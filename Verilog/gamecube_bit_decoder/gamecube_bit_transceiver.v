==> flow/design.v <==
module gamecube_bit_receiver (
    input CLK,
    input n_RST,
    input DATALINE,
    output reg RX,
    output reg VALID_DATA
);
    localparam STATE_INITIAL = 3'd0;
    localparam STATE_READING_SECOND_VBIT = 3'd1;
    localparam STATE_READING_ZERO_VBIT_2 = 3'd2;
    localparam STATE_READING_ZERO_VBIT_3 = 3'd3;
    localparam STATE_READING_ONE_VBIT_2 = 3'd4;
    localparam STATE_READING_ONE_VBIT_3 = 3'd5;
    reg [2:0] curr_state;
    reg [2:0] next_state;
    always @ (posedge CLK) begin
        if (n_RST == 0) begin
            curr_state <= STATE_INITIAL;
            RX <= 1;
            VALID_DATA <= 0; 
        end else
            curr_state <= next_state;
        case (curr_state)
            STATE_READING_ZERO_VBIT_2: begin
                RX <= 0;
                VALID_DATA <= 0;
            end
            STATE_READING_ZERO_VBIT_3: begin
                RX <= 0;
                VALID_DATA <= 1;
            end
            STATE_READING_ONE_VBIT_2: begin
                RX <= 1;
                VALID_DATA <= 0;
            end
            STATE_READING_ONE_VBIT_3: begin
                RX <= 1;
                VALID_DATA <= 1;
            end
            default: begin
                RX <= 1;
                VALID_DATA <= 0;
            end
        endcase
    end
    always @ (*) begin
        next_state <= curr_state;
        case (curr_state)
            STATE_INITIAL: begin
                if (DATALINE == 0)
                    next_state <= STATE_READING_SECOND_VBIT;
                else
                    next_state <= STATE_INITIAL;
            end
            STATE_READING_SECOND_VBIT: begin
                if (DATALINE == 0)
                    next_state <= STATE_READING_ZERO_VBIT_2;
                else
                    next_state <= STATE_READING_ONE_VBIT_2;
            end
            STATE_READING_ZERO_VBIT_2: begin
                if (DATALINE == 0)
                    next_state <= STATE_READING_ZERO_VBIT_3;
                else
                    next_state <= STATE_INITIAL;
            end
            STATE_READING_ONE_VBIT_2: begin
                if (DATALINE == 1)
                    next_state <= STATE_READING_ONE_VBIT_3;
                else
                    next_state <= STATE_INITIAL;
            end
            default: begin
                if (DATALINE == 0)
                    next_state <= STATE_READING_SECOND_VBIT;
                else
                    next_state <= STATE_INITIAL;
            end
        endcase
    end
endmodule
module gamecube_bit_transceiver (
    input CLK,
    input n_RST,
    input TX,
    input n_SEND,
    output reg BUSY,
    output reg RX,
    output reg VALID_DATA,
    inout DATALINE,
    output COLLISION_DETECTED
);
    gamecube_bit_transmitter transmitter (
        .CLK(CLK),
        .n_RST(n_RST),
        .n_SEND(n_SEND),
        .TX(TX),
        .DATALINE(DATALINE),
        .BUSY(busy)
    );
    gamecube_bit_receiver receiver (
        .CLK(CLK),
        .n_RST(n_RST),
        .DATALINE(DATALINE),
        .RX(RX),
        .VALID_DATA(VALID_DATA)
    );
endmodule
module gamecube_bit_transmitter (
    input CLK,               
    input n_RST,             
    input n_SEND,            
    input TX,               
    output reg DATALINE,     
    output reg BUSY          
);
    localparam STATE_IDLE = 3'd0;
    localparam STATE_WRITING_ZERO_VBIT_0 = 3'd1;
    localparam STATE_WRITING_ZERO_VBIT_1 = 3'd2;
    localparam STATE_WRITING_ZERO_VBIT_2 = 3'd3;
    localparam STATE_WRITING_ONE_VBIT_0 = 3'd4;
    localparam STATE_WRITING_ONE_VBIT_1 = 3'd5;
    localparam STATE_WRITING_ONE_VBIT_2 = 3'd6;
    localparam STATE_WRITING_FINAL_VBIT = 3'd7;  
    reg [2:0] curr_state;
    reg [2:0] next_state;
    always @ (posedge CLK) begin        
        if (n_RST == 0) begin
            BUSY <= 0;
            DATALINE <= 1;  
            curr_state <= STATE_IDLE;
        end else
            curr_state <= next_state;
        BUSY <= 0;
        DATALINE <= 1;
        case (curr_state)
            STATE_IDLE: begin
                BUSY <= 0;
                DATALINE <= 1;  
            end
            STATE_WRITING_ZERO_VBIT_0:      begin BUSY <= 1; DATALINE <= 0; end
            STATE_WRITING_ZERO_VBIT_1:      begin BUSY <= 1; DATALINE <= 0; end
            STATE_WRITING_ZERO_VBIT_2:      begin BUSY <= 1; DATALINE <= 0; end
            STATE_WRITING_ONE_VBIT_0:       begin BUSY <= 1; DATALINE <= 0; end
            STATE_WRITING_ONE_VBIT_1:       begin BUSY <= 1; DATALINE <= 1; end
            STATE_WRITING_ONE_VBIT_2:       begin BUSY <= 1; DATALINE <= 1; end
            STATE_WRITING_FINAL_VBIT:       DATALINE <= 1;
            default:                        DATALINE <= 1;
        endcase
    end
    always @ (*) begin
        next_state <= curr_state;
        case (curr_state)
            STATE_IDLE: begin
                if (n_SEND == 0 && TX == 0)
                    next_state <= STATE_WRITING_ZERO_VBIT_0;
                else if (n_SEND == 0 && TX == 1)
                    next_state <= STATE_WRITING_ONE_VBIT_0;
                else
                    next_state <= STATE_IDLE;
            end
            STATE_WRITING_ZERO_VBIT_0:  next_state <= STATE_WRITING_ZERO_VBIT_1;
            STATE_WRITING_ZERO_VBIT_1:  next_state <= STATE_WRITING_ZERO_VBIT_2;
            STATE_WRITING_ZERO_VBIT_2:  next_state <= STATE_WRITING_FINAL_VBIT;
            STATE_WRITING_ONE_VBIT_0:   next_state <= STATE_WRITING_ONE_VBIT_1;
            STATE_WRITING_ONE_VBIT_1:   next_state <= STATE_WRITING_ONE_VBIT_2;
            STATE_WRITING_ONE_VBIT_2:   next_state <= STATE_WRITING_FINAL_VBIT;
            STATE_WRITING_FINAL_VBIT: begin
                if (n_SEND == 0 && TX == 0)
                    next_state <= STATE_WRITING_ZERO_VBIT_0;
                else if (n_SEND == 0 && TX == 1)
                    next_state <= STATE_WRITING_ONE_VBIT_0;
                else
                    next_state <= STATE_IDLE;
            end
            default:                    next_state <= STATE_IDLE;
        endcase
    end
endmodule
# From RTL to reports: gamecube_bit_transceiver
# Tool output for the design above, in the order of the flow.
# Line numbers count from 1 in the design file above.
# Library cell names are shortened.
# The mark -- stands for no value.
# inputs
top	gamecube_bit_transceiver
clock_port	CLK
library	sky130hd
corner	tt_025C_1v80

# Elaborated design
# Yosys after proc, flatten, opt, wreduce and memory -nomap, before mapping. Enables and synchronous resets that opt folds into registers are not counted as muxes. Memory bits, and registers merged into a memory's read port (data or address), are not among the register bits. Print and check cells are not counted. Equal cells are merged and count once.
# classes
equal	12
n_mux	11
bitwise	2
n_reduce_logical	9
# ops
cell	count
3-bit equality test with constant B	6
3-bit case mux with 6-bit select	1
3-bit by 2-bit equality test with 1-bit output with constant B	4
3-bit two-way mux	4
3-bit case mux with 3-bit select	1
2-bit OR reduction	4
4-bit OR reduction	2
3-bit by 1-bit equality test with 1-bit output with constant B	2
3-bit zero test	1
1-bit two-way mux	3
1-bit logical AND	2
1-bit inverter	2
1-bit case mux with 2-bit select	1
2-bit two-way mux	1
# word_totals
ff_bits	9
inputBits	4
out_inout_bits	5

# Depth
# Depth = most cells in a row (Yosys ltp): at word level without a register or memory, in the mapped netlist without a sequential cell, where the memories' decode and read muxes count.
# logic_depth
depth_word	5
ABC_AREA	0
depth_mapped	3
ltp_nobuf	2

# Mapped cells and area
# Yosys stat after the flow's synthesis: flattened, memories mapped to cells. It holds for the ABC_AREA given above (unset counts as 0); a run with the other value may have another netlist.
# Totals and module areas in this step are rounded.
# by_type
cell_type	count
dfxtp_1	17
and2_1	4
nor2_1	6
buf_4	2
nor4b_2	1
and3_1	2
nand2b_1	2
nor4_2	1
inv_1	3
a2bb2oi_1	1
and3b_1	1
or2_4	1
and2_2	1
o31ai_1	1
or2_2	1
buf_2	1
nor3_1	1
conb_1	1
nand2_1	1
# synth_totals
cell_count	48
area_um2	530
sequential_area_um2	340
ff_cells	17
# By module: a second synthesis without flattening, with its own total; a netlist apart from the flattened one above.
# hier_totals
cells_unflattened	50
hier_area_um2	590
# Each row is one instance without its submodules.
# by_module
mod	n_inst	n_cells	mod_area_um2
gamecube_bit_transmitter	1	26	320
gamecube_bit_receiver	1	21	250
gamecube_bit_transceiver	1	3	19

# Timing after synthesis
# OpenSTA on the mapped netlist: ideal clock, no wires. The path of least setup slack (recovery checks aside). Input and output delay are each 20% of the period. Register names are those of the netlist, which keeps one name where synthesis merged equal registers.
# synth_path
path_type	register -> register
from	reg transmitter.curr_state
to	reg transmitter.curr_state
period_ns	1.0
setup_ns	0.087
launch_ns	0.000
arrival_ns	0.759
t_required_ns	0.913
path_slack_ns	0.154
path_delay_ns	0.846
stages	3
synth_period_reached_ns	0.846
# "path_delay_ns" is the arrival time less input delay plus setup time.
# "stages": output pins that drive a net of the path, with the launching flip-flop's if there is one; two outputs of one cell count as two.
# "synth_period_reached_ns" is the clock period less the worst setup slack; recovery checks do not enter. This is arithmetic on one report: input and output delays are still those of the set period (20% each).
# An end named without its bit number is one bit of that signal or, where synthesis recoded a state register, one of its new flip-flops.
# synth_via
cell_sequence	dfxtp_1 > or2_4 > nor4b_2
# synth_lines
item	line_no	source
start, declared	125	reg [2:0] curr_state;
start, assigned	131	curr_state <= STATE_IDLE;
start, assigned	133	curr_state <= next_state;
end, assigned	131
end, assigned	133
end, declared	125
# Chain of elaborated cells between the ends: none given.

# Worst path after layout
# From the final timing report of run A: the path of least setup slack in the routed layout; clock arrival at registers is part of the times.
# layout_path
path_type	register -> output
from	reg receiver.VALID_DATA
to	out VALID_DATA
period_ns	1.44
output_delay_ns	0.29
launch_ns	0.29
arrival_ns	0.75
t_required_ns	1.15
path_slack_ns	0.41
stages	2
# A register here has more assigning lines than the two given.
# layout_via
cell_sequence	dfxtp_1 > dlymetal6s2s_1
elab_chain_cells	0
cone_cells	0
cone_lines	0
# layout_lines
item	line_no	source
start, declared	6	output reg VALID_DATA
start, assigned	20	VALID_DATA <= 0;
start, assigned	26	VALID_DATA <= 0;
end, declared	89	output reg VALID_DATA,

# Flow runs of gamecube_bit_transceiver

Below are 2 stored runs of the flow (Yosys, OpenROAD; platform sky130hd) on gamecube_bit_transceiver, each with its settings and what was measured, unordered. Constraints: input delay and output delay 20% of the set period each, output load 0.01 pF.
"achieved_clock_period_ns" means the clock period less the worst setup slack. The figure is calculated, with input and output delays left at 20% of the set period.
"worst_path_ns" = time allowed to the worst setup path (clock period - input delay - output delay, where it has them) - its slack; a late launch clock adds to it, a late capture clock takes from it.
"fin_power_mw": no workload was simulated; the value follows from the tool's default switching activity.
The results are shown rounded.

Run A, flow files:
==> flow/run.sh <==
#!/bin/bash
# the make line also repeats the synthesis and layout settings of config.mk as NAME=value (left out here)
make -C /OpenROAD-flow-scripts/flow DESIGN_CONFIG=/design/flow/config.mk WORK_HOME=/design/flow/orfs CLKGATE_MAP_FILE= finish
==> flow/config.mk <==
export PLATFORM = sky130hd
export DESIGN_NAME = gamecube_bit_transceiver
export DESIGN_NICKNAME = gamecube_bit_transceiver
export VERILOG_FILES = /design/flow/design.v
export SDC_FILE = /design/flow/constraint.sdc
export NUM_CORES = 4
export LEC_CHECK = 0
export CAP_MARGIN = 20
export CORE_MARGIN = 2
export CORE_UTILIZATION = 40
export SLEW_MARGIN = 20
==> flow/constraint.sdc <==
create_clock -name core_clock -period 1.44 [get_ports {CLK}]
set_input_delay 0.2880 -clock core_clock [delete_from_list [all_inputs] [get_ports {CLK}]]
set_output_delay 0.2880 -clock core_clock [all_outputs]
set_load 0.01 [all_outputs]

==> results of run A, as CSV <==
result,value
final_setup_ws_ns,0.41
achieved_clock_period_ns,1.035
tns_ns,0.000
fin_power_mw,0.79
worst_hold_slack_ns,0.16
die_um2,1600
worst_path_ns,0.75
worst_setup_path_type,"register -> output"
utilization_frac,0.49
synth_chip_area_um2,530
cell_area_final_um2,620

Run B, flow files:
==> flow/run.sh <==
#!/bin/bash
# the make line also repeats the synthesis and layout settings of config.mk as NAME=value (left out here)
make -C /OpenROAD-flow-scripts/flow DESIGN_CONFIG=/design/flow/config.mk WORK_HOME=/design/flow/orfs CLKGATE_MAP_FILE= finish
==> flow/config.mk <==
export PLATFORM = sky130hd
export DESIGN_NAME = gamecube_bit_transceiver
export DESIGN_NICKNAME = gamecube_bit_transceiver
export VERILOG_FILES = /design/flow/design.v
export SDC_FILE = /design/flow/constraint.sdc
export NUM_CORES = 4
export LEC_CHECK = 0
export CAP_MARGIN = 20
export CELL_PAD_IN_SITES_GLOBAL_PLACEMENT = 0
export CORE_MARGIN = 2
export CORE_UTILIZATION = 65
export CTS_CLUSTER_SIZE = 98
export MAX_ROUTING_LAYER = met4
export PLACE_DENSITY_LB_ADDON = 0.1
export SLEW_MARGIN = 20
==> flow/constraint.sdc <==
create_clock -name core_clock -period 1.14 [get_ports {CLK}]
set_input_delay 0.2280 -clock core_clock [delete_from_list [all_inputs] [get_ports {CLK}]]
set_output_delay 0.2280 -clock core_clock [all_outputs]
set_load 0.01 [all_outputs]

Run B: incomplete, floorplanning halted on PDN-0185
